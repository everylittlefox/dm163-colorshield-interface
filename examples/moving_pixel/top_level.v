==> flow/design.v <==
module colorshield (input clk,
                    input rst_n,
                    input write_en,
                    input wire [5:0] pixel_addr,
                    input wire [23:0] pixel_value,
                    output wire [7:0] channel,
                    output reg ready,
                    output s_sda,
                    output s_clk,
                    output s_rst,
                    output lat,
                    output sb);
  localparam [3:0] N_RST_INPUT = 8;
  localparam N_GAMMA = 6 * 24;  
  localparam W = 18;  
  localparam [5:0] RED_GAMMA = 63;
  localparam [5:0] GREEN_GAMMA = 63;
  localparam [5:0] BLUE_GAMMA = 63;
  localparam PAINT = 1'b0;
  localparam INPUT = 1'b1;
  reg [3:0] n_rst_cycles;
  reg s_rst_int;
  reg rst_done;
  reg sb_int;
  wire sb_next;
  wire [N_GAMMA-1:0] g_data = {8{RED_GAMMA, GREEN_GAMMA, BLUE_GAMMA}};
  reg g_done;
  wire g_done_n;
  wire should_transmit;
  wire g_latch, p_latch;
  wire g_clk, p_clk;
  wire g_sda, p_sda;
  wire p_frame_done;
  reg state, state_next;
  reg [W-1:0] frame_wait, frame_wait_next;
  wire write_en_int;
  reg send_frame;
  assign g_done_n = ~g_latch | g_done;
  assign should_transmit = rst_done & ~g_done;
  assign sb_next = sb_int | g_done;
  assign write_en_int = write_en & ready;
  transmit_unit #(.N(N_GAMMA)) txu (.clk(clk),
                                    .rst_n(rst_n),
                                    .data(g_data),
                                    .run(should_transmit),
                                    .s_clk(g_clk),
                                    .s_sda(g_sda),
                                    .latch(g_latch));
  pixel_column_mux pix_unit (.clk(clk),
                              .rst_n(rst_n),
                              .send_frame(send_frame),
                              .write_en(write_en_int),
                              .pixel_addr(pixel_addr),
                              .pixel_value(pixel_value),
                              .channel(channel),
                              .s_sda(p_sda),
                              .s_clk(p_clk),
                              .latch(p_latch),
                              .frame_done(p_frame_done));
  always @(posedge clk, negedge rst_n) begin
    if (~rst_n) begin
      n_rst_cycles <= N_RST_INPUT;
      sb_int <= 0;
      g_done <= 0;
      s_rst_int <= 1'b0;
      rst_done <= 1'b0;
      state <= INPUT;
      frame_wait <= 0;
    end
    else begin
      n_rst_cycles <= (n_rst_cycles > 0) ? n_rst_cycles - 1 : n_rst_cycles;
      sb_int <= sb_next;
      g_done <= g_done_n;
      rst_done <= s_rst_int;
      s_rst_int <= n_rst_cycles == 0;
      state <= state_next;
      frame_wait <= frame_wait_next;
    end
  end
  always @(*) begin
    state_next = state;
    frame_wait_next = frame_wait;
    send_frame = 1'b0;
    case (state)
      PAINT: begin
        ready = 1'b0;
        if (p_frame_done) begin
          frame_wait_next = {W{1'b1}};
          state_next = INPUT;
        end
      end
      INPUT: begin
        ready = g_done;
        if (frame_wait > 0) frame_wait_next = frame_wait - 1;
        else begin
          state_next = PAINT;
          send_frame = 1'b1;
        end
      end
    endcase
  end
  assign s_rst = s_rst_int;
  assign lat = (g_done) ? p_latch : g_latch;
  assign s_sda = (g_done) ? p_sda : g_sda;
  assign s_clk = (g_done) ? p_clk : g_clk;
  assign sb = sb_int;
endmodule
module one_hot_encoder(input wire [2:0] in, output reg [7:0] out);
  always @(*) begin
    case (in)
      3'b000: out = 8'b0000_0001;
      3'b001: out = 8'b0000_0010;
      3'b010: out = 8'b0000_0100;
      3'b011: out = 8'b0000_1000;
      3'b100: out = 8'b0001_0000;
      3'b101: out = 8'b0010_0000;
      3'b110: out = 8'b0100_0000;
      3'b111: out = 8'b1000_0000;
    endcase
  end
endmodule
module pixel_column_mux(input clk,
                        input rst_n,
                        input send_frame,
                        input write_en,
                        input wire [5:0] pixel_addr,
                        input wire [BITS_PER_PIXEL-1:0] pixel_value,
                        output wire [7:0] channel,
                        output s_sda,
                        output s_clk,
                        output latch,
                        output reg frame_done);
  localparam PIXELS_PER_COL = 8;
  localparam BITS_PER_PIXEL = 24;
  localparam N_BITS = PIXELS_PER_COL*BITS_PER_PIXEL;
  localparam LEFT = 1'b0;
  localparam RIGHT = 1'b1;
  localparam READY = 2'b00;
  localparam SWAP = 2'b01;
  localparam WAITLO = 2'b10;
  localparam WAITHI = 2'b11;
  wire col_done;
  wire l_write_en, r_write_en;
  reg clear;
  wire l_clear, r_clear;
  wire [N_BITS-1:0] col_bits, l_col_bits, r_col_bits;
  reg [1:0] state, state_next;
  reg [2:0] col_idx, col_idx_next;
  reg active, active_next;
  reg transmit, transmit_next;
  reg [3:0] n_cycles, n_cycles_next;
  wire [7:0] col_idx_ohot;
  reg [7:0] channel_int, channel_next;
  one_hot_encoder ohot (.in(col_idx), .out(col_idx_ohot));
  pixels_grid left_grid  (.clk(clk),
                          .rst_n(rst_n),
                          .write_en(l_write_en),
                          .clear(l_clear),
                          .pixel_addr(pixel_addr),
                          .pixel_value(pixel_value),
                          .read_col_idx(col_idx),
                          .col_bits(l_col_bits));
  pixels_grid right_grid (.clk(clk),
                          .rst_n(rst_n),
                          .write_en(r_write_en),
                          .clear(r_clear),
                          .pixel_addr(pixel_addr),
                          .pixel_value(pixel_value),
                          .read_col_idx(col_idx),
                          .col_bits(r_col_bits));
  transmit_unit #(.N(N_BITS)) tpu (.clk(clk),
                                    .rst_n(rst_n),
                                    .data(col_bits),
                                    .run(transmit),
                                    .s_clk(s_clk),
                                    .s_sda(s_sda),
                                    .latch(latch));
  assign l_write_en = (active == LEFT) ? 1'b0 : write_en;
  assign r_write_en = (active == RIGHT) ? 1'b0 : write_en;
  assign l_clear = (active == LEFT) ? clear : 1'b0;
  assign r_clear = (active == RIGHT) ? clear : 1'b0;
  assign col_done = ~latch;
  assign col_bits = (active == LEFT) ? l_col_bits : r_col_bits;
  always @(posedge clk, negedge rst_n) begin
    if (~rst_n) begin
      state <= READY;
      col_idx <= 0;
      transmit <= 1'b0;
      active <= LEFT;
      n_cycles <= 0;
      channel_int <= 0;
    end
    else begin
      state <= state_next;
      col_idx <= col_idx_next;
      transmit <= transmit_next;
      active <= active_next;
      n_cycles <= n_cycles_next;
      channel_int <= channel_next;
    end
  end
  always @(*) begin
    state_next = state;
    active_next = active;
    transmit_next = transmit;
    col_idx_next = col_idx;
    n_cycles_next = n_cycles;
    channel_next = 0;
    frame_done = 1'b0;
    clear = 1'b0;
    case (state)
      READY: begin
        transmit_next = 1'b1;
        if (send_frame) begin
          state_next = SWAP;
        end
        if (col_done) begin
          transmit_next = 1'b0;
          n_cycles_next = 4'hf;
          state_next = WAITLO;
        end
      end
      SWAP: begin
        clear = 1'b1;
        active_next = ~active;
        state_next = READY;
      end
      WAITLO: begin
        if (n_cycles > 0) begin
          n_cycles_next = n_cycles - 1;
        end else begin
          n_cycles_next = 4'hf;
          state_next = WAITHI;
        end
      end
      WAITHI: begin
        channel_next = col_idx_ohot;
        if (n_cycles > 0) begin
          n_cycles_next = n_cycles - 1;
        end else begin
          state_next = READY;
          transmit_next = 1'b1;
          col_idx_next = col_idx + 1;
          if (col_idx == 3'd7) frame_done = 1'b1;
        end
      end
      default: state_next = READY;
    endcase
  end
  assign channel = channel_int;
endmodule
module pixels_grid (input clk,
                     input rst_n,
                     input write_en,
                     input clear,
                     input wire [5:0] pixel_addr,
                     input wire [BITS_PER_PIXEL-1:0] pixel_value,
                     input [2:0] read_col_idx,
                     output [N_BITS-1:0] col_bits);
  localparam PIXELS_PER_COL = 8;
  localparam N_COLS = 8;
  localparam BITS_PER_PIXEL = 24;
  localparam N_BITS = PIXELS_PER_COL*BITS_PER_PIXEL;
  integer i;
  wire [2:0] x_coord, y_coord;
  reg [N_BITS-1:0] pixels [N_COLS-1:0];
  assign {x_coord, y_coord} = pixel_addr;
  assign col_bits = pixels[read_col_idx];
  always @(posedge clk, negedge rst_n) begin
    if (~rst_n) begin
      for (i = 0; i < N_COLS; i = i + 1) begin: reset_for
        pixels[i] <= {PIXELS_PER_COL{24'h000000}};
      end
    end else if (write_en) begin
      pixels[x_coord][y_coord * BITS_PER_PIXEL +: BITS_PER_PIXEL] <= pixel_value;
    end else if (clear) begin
      for (i = 0; i < N_COLS; i = i + 1) begin: clear_for
        pixels[i] <= {PIXELS_PER_COL{24'h000000}};
      end
    end
  end
endmodule
module transmit_unit
                    #(parameter N = 8)
                    (input clk,
                     input rst_n,
                     input wire [N-1:0] data,
                     input run,
                     output s_clk,
                     output s_sda,
                     output reg latch);
  localparam N_BIT = $clog2(N);
  localparam [1:0] N_CLK_HALF_PERIOD = 2;
  localparam CHECK = 3'b000;
  localparam INIT  = 3'b100;
  localparam TRANS = 3'b001;
  localparam DNCLK = 3'b010;
  localparam UPCLK = 3'b011;
  reg [N_BIT:0] bit_count, bit_count_next;
  reg [N-1:0] data_int, data_next;
  reg [2:0] state, state_next;
  reg [1:0] clk_wait, clk_wait_next;
  reg s_clk_int, s_clk_next;
  reg s_sda_int, s_sda_next;
  always @(posedge clk, negedge rst_n) begin
    if (~rst_n) begin
      bit_count <= 0;
      data_int <= 0;
      state <= INIT;
      s_clk_int <= 1'b0;
      s_sda_int <= 1'b0;
      clk_wait <= 0;
    end
    else begin
      bit_count <= bit_count_next;
      data_int <= data_next;
      state <= state_next;
      clk_wait <= clk_wait_next;
      s_clk_int <= s_clk_next;
      s_sda_int <= s_sda_next;
    end
  end
  always @(*) begin
    s_clk_next = s_clk_int;
    s_sda_next = s_sda_int;
    state_next = state;
    data_next = data_int;
    clk_wait_next = clk_wait;
    bit_count_next = bit_count;
    latch = 1'b1;
    case (state)
      INIT: begin
        s_clk_next = 1'b0;
        s_sda_next = 1'b0;
        if (run) begin
          state_next = CHECK;
          bit_count_next = N[N_BIT:0];
          data_next = data;
        end
      end
      CHECK: begin
        s_clk_next = 1'b0;
        s_sda_next = 1'b0;
        if (bit_count > 0) begin
          state_next = TRANS;
        end else begin
          latch = 1'b0;
          state_next = INIT;
        end
      end
      TRANS: begin        
        s_sda_next = data_int[N-1];
        data_next = data_int << 1;
        bit_count_next = bit_count - 1;
        s_clk_next = 1'b0;
        state_next = DNCLK;
        clk_wait_next = N_CLK_HALF_PERIOD;
      end
      DNCLK: begin        
        if (clk_wait == 2'b00) begin
          s_clk_next = 1'b1;
          clk_wait_next = N_CLK_HALF_PERIOD;
          state_next = UPCLK;
        end else clk_wait_next = clk_wait - 1;
      end
      UPCLK: begin
        if (clk_wait == 2'b00) begin
          s_clk_next = 1'b0;
          state_next = CHECK;
          s_sda_next = 1'b0;
        end else clk_wait_next = clk_wait - 1;
      end
      default: state_next = INIT;
    endcase
  end
  assign s_clk = s_clk_int;
  assign s_sda = s_sda_int;
endmodule
module top_level (input clk,
                  input rst_n,
                  output wire [7:0] channel,
                  output s_sda,
                  output s_clk,
                  output s_rst,
                  output lat,
                  output sb);
  wire shield_ready, write_en;
  reg [2:0] ball_pos;
  wire [5:0] pixel_addr;
  wire [23:0] pixel_value = 24'hff0000;
  reg [7:0] ball_speed;  
  reg shield_ready_int;
  wire ready_edge;
  assign write_en = 1'b1;
  assign pixel_addr = {ball_pos, 3'b111};
  assign ready_edge = shield_ready & ~shield_ready_int;
  colorshield shield (.clk(clk),
                      .rst_n(rst_n),
                      .write_en(write_en),
                      .pixel_addr(pixel_addr),
                      .pixel_value(pixel_value),
                      .channel(channel),
                      .ready(shield_ready),
                      .s_sda(s_sda),
                      .s_clk(s_clk),
                      .s_rst(s_rst),
                      .lat(lat),
                      .sb(sb));
  always @(posedge clk, negedge rst_n) begin
    if (~rst_n) begin
      ball_pos <= 0;
      ball_speed <= 8'hff;
      shield_ready_int <= 1'b0;
    end
    else begin
      shield_ready_int <= shield_ready;
      if (ready_edge) begin
        ball_speed <= ball_speed - 1;
        if (ball_speed == 0) ball_pos <= ball_pos + 1;
      end
    end
  end
endmodule
# == From RTL to reports: top_level ==
# The steps from the RTL of top_level to its reports follow in flow order.
# Line numbers count from 1 in the design file above.
# Operators carry their Yosys type and port widths (W data, S select, Z words).
# The mark n/a stands for no value.
# inputs
top,top_level
clk_port,clk
cell_library,sky130hd
corner,tt_025C_1v80

# == Word level ==
# Yosys after proc, flatten, opt, wreduce and memory -nomap, before mapping. Print and check cells are not counted. Equal cells are merged and count once.
# Memory sizes are those after Yosys's memory passes, which may raise the word count (mostly to a power of two), join words into wider ones and drop unused or constant bits.
# op_classes
n_addsub,10
compare,5
n_eq,72
shift,0
mux,101
multipliers,0
div_mod_pow,0
bitwise,12
reduce_logical,82
# ops
cell,count
$mux W192,28
$pmux W192 S8,2
$pmux W192 S2,1
$pmux W144 S2,1
$mux W144,1
$ne A2 B2 Y1 const B,43
$reduce_and A3 Y1,22
$reduce_or A7 Y1,8
$reduce_and A2 Y1,26
$pmux W18 S2,1
$pmux W9 S2,2
$mux W18,2
$eq A3 B3 Y1 const B,10
$mux W3,10
$pmux W3 S5,2
$eq A3 B2 Y1 const B,8
$mux W1,23
$sub A18 B1 Y18 const B,1
$gt A18 B1 Y1 const B,1
$reduce_bool A3 Y1,6
$sub A9 B1 Y9 const B,2
$gt A9 B1 Y1 const B,2
$mux W9,2
$pmux W8 S2,1
$mux W2,8
$eq A3 B1 Y1 const B,4
$logic_not A3 Y1,4
$reduce_or A3 Y1,4
# Not listed: further kinds 23, cells in them 57.
# word_totals
wordCells,343
clocked_rd_ports_x_width,0
mem_bits_ro,64
ram_bits,0
latchBits,0
mem_count,1
output_inout_bits,13
register_bits,3498
# mem_list
name,words,word_bits,rd,wr,line,source
(no name shown),8,8,1,0,110,case (in)

# == Longest topological paths ==
# Depth = most cells in a row (Yosys ltp): at word level without a register or memory, in the mapped netlist without a sequential cell, where the memories' decode and read muxes count.
# depth
word_depth,6
ABC_AREA,0
mapped_depth,7
depth_no_buf,6

# == After synthesis ==
# The flow's flattened synthesis, as Yosys stat reports it; memories are mapped. The netlist is that of the ABC_AREA named above (0 if unset); the other value can give another one.
# mapped
area_um2,17735.8
mapped_cells,1482
sequential_area_um2,11227.0
ffs,448
buf_cells,93
# by_type
cell,count,type_area_um2
sky130_fd_sc_hd__dfrtp_1,435,1.09E+04
sky130_fd_sc_hd__a22o_1,184,1.61E+03
sky130_fd_sc_hd__o22a_1,63,551.779
sky130_fd_sc_hd__a31oi_1,87,544.272
sky130_fd_sc_hd__nor2_1,134,502.982
sky130_fd_sc_hd__inv_1,125,469.2
sky130_fd_sc_hd__dfstp_2,13,341.578
sky130_fd_sc_hd__ha_1,23,287.776
sky130_fd_sc_hd__clkbuf_1,65,243.984
sky130_fd_sc_hd__a21oi_1,47,235.226
sky130_fd_sc_hd__nand2_1,47,176.419
sky130_fd_sc_hd__o21ai_0,25,125.12
sky130_fd_sc_hd__buf_2,22,110.106
sky130_fd_sc_hd__mux2i_1,11,110.106
sky130_fd_sc_hd__xnor2_1,11,96.342
sky130_fd_sc_hd__xor2_1,11,96.342
sky130_fd_sc_hd__nand3_1,16,80.077
sky130_fd_sc_hd__mux2_2,7,78.826
# Not listed: further types 52, cells in them 156.
# The figures by module come from a second, unflattened synthesis with its own total; it is not the netlist above.
# unflattened
cells_unflattened,13890
area_unflattened_um2,161975.3
# Rows give one instance, submodules left out.
# by_module
mod,cells,instances,area_um2
pixels_grid,5877,2,69829.5
transmit_unit #(N=192),925,1,9581.7
transmit_unit #(N=144),717,1,7430.9
pixel_column_mux,301,1,3215.6
colorshield,141,1,1462.7
top_level,44,1,560.5
one_hot_encoder,8,1,65.1

# == Worst setup path after synthesis ==
# Path of least setup slack by OpenSTA after synthesis, without wires, with an ideal clock, recovery checks aside; 20% of the period is set as input and as output delay. Where synthesis merged equal registers, the netlist keeps one of their names.
# synth_path
path_kind,register to output
startpoint,register shield.txu.bit_count[5]
endpoint,output port lat
path_slack_ps,262
t_first_pin_ps,0
delay_ps,1586
period_ps,2310
arrival_time_ps,1586
path_stages,5
period_less_setup_slack_ps,2048
# "delay_ps" = arrival - input delay + setup time.
# At an output port there is no setup time.
# "path_stages": output pins that drive a net of the path, with the launching flip-flop's if there is one; two outputs of one cell count as two.
# "period_less_setup_slack_ps" = period - worst setup slack (recovery checks aside). The figure is calculated, with input and output delays left at 20% of the set period.
# Between the ends stands the longest chain of elaborated cells between them, by number of cells; it is not shown to be the way that was timed. Of several equally long chains one is given.
# Each line given opens the expression or statement behind the cell; cells for indexed reads and writes are added by Yosys, which also makes memories of some case tables.
# synth_between
path_cell_list,sky130_fd_sc_hd__dfrtp_1 sky130_fd_sc_hd__or4_4 sky130_fd_sc_hd__nor4_2 sky130_fd_sc_hd__nand2_1 sky130_fd_sc_hd__mux2_2
elab_chain_cells,4
cone_cells,4
lines_between,3
classes_between,1 x compare; 3 x mux
# synth_lines
element,line,source
"start, declared",299,"reg [N_BIT:0] bit_count, bit_count_next;"
"start, assigned",307,bit_count <= 0;
"start, assigned",315,bit_count <= bit_count_next;
$gt A9 B1 Y1,344,if (bit_count > 0) begin
$mux W1,344,
$mux W1,331,case (state)
$mux W1,103,assign lat = (g_done) ? p_latch : g_latch;
"end, declared",385,"output lat,"

# == Worst path after layout ==
# Path of least setup slack in the final report of stored run 1 (OpenROAD, finished layout, wires in). Where an end is a register, its clock arrival counts in the times.
# The path's times are printed in steps of 10 ps; the period is the one set.
# layout_path
path_kind,register to output
startpoint,register shield.txu.bit_count[6]
endpoint,output port lat
period_ps,2160
t_first_pin_ps,540
path_slack_ps,-450
path_stages,6
arrival_time_ps,2180
# Between the ends stands the longest chain of elaborated cells between them, by number of cells; it is not shown to be the way that was timed. Of several equally long chains one is given.
# layout_between
path_cell_list,sky130_fd_sc_hd__dfrtp_1 sky130_fd_sc_hd__or4_4 sky130_fd_sc_hd__nor4_4 sky130_fd_sc_hd__nand2_1 sky130_fd_sc_hd__mux2_4 sky130_fd_sc_hd__buf_6
elab_chain_cells,4
cone_cells,4
lines_between,3
classes_between,1 x compare; 3 x mux
# layout_lines
element,line,source
"start, declared",299,"reg [N_BIT:0] bit_count, bit_count_next;"
"start, assigned",307,bit_count <= 0;
"start, assigned",315,bit_count <= bit_count_next;
$gt A9 B1 Y1,344,if (bit_count > 0) begin
$mux W1,344,
$mux W1,331,case (state)
$mux W1,103,assign lat = (g_done) ? p_latch : g_latch;
"end, declared",385,"output lat,"

# Measured results for top_level: 2 stored runs of the Yosys and OpenROAD flow on sky130hd. The settings differ; the order carries no meaning. The constraints put input and output delay at 20% of the set period each and load the outputs with 0.01 pF.
# "achieved_clock_period_ps" is the run's clock period less its worst setup slack. It is reckoned from that one timing run; input and output delays stay at 20% of the period that was set.
# By "timing.worst_path_ps" is meant the share of the clock period that the worst setup path is allowed (20% is reserved at inputs, 20% at outputs), minus its slack. Clock arrival times at its registers enter into it.
# "timing.worst_path_ps" is known to 10 ps.
# A setting shown as n/a is not set for that run.
name,stored run 1,stored run 2
period_ns,2.16,3.74
SETUP_SLACK_MARGIN,0.18,n/a
CAP_MARGIN,20,10
CORE_MARGIN,2,2
CORE_UTILIZATION,40,52
SLEW_MARGIN,20,35
PLACE_DENSITY_LB_ADDON,n/a,0.3
CORE_ASPECT_RATIO,n/a,0.61
CELL_PAD_IN_SITES_GLOBAL_PLACEMENT,n/a,0
CELL_PAD_IN_SITES_DETAIL_PLACEMENT,n/a,0
CTS_CLUSTER_SIZE,n/a,52
CTS_CLUSTER_DIAMETER,n/a,251
MAX_ROUTING_LAYER,n/a,met4
ys_area_um2,17735.8,17735.8
fin_ws_ps,-451,295
cell_area_final_um2,20673.6,18696.7
timing.worst_path_ps,2180,2700
worst_path_kind,register to output,register to output
utilization_pct,47.0,56.0
achieved_clock_period_ps,2611,3445
setupTns_ps,-451,0
final_die_area_um2,46040.3,35645.8
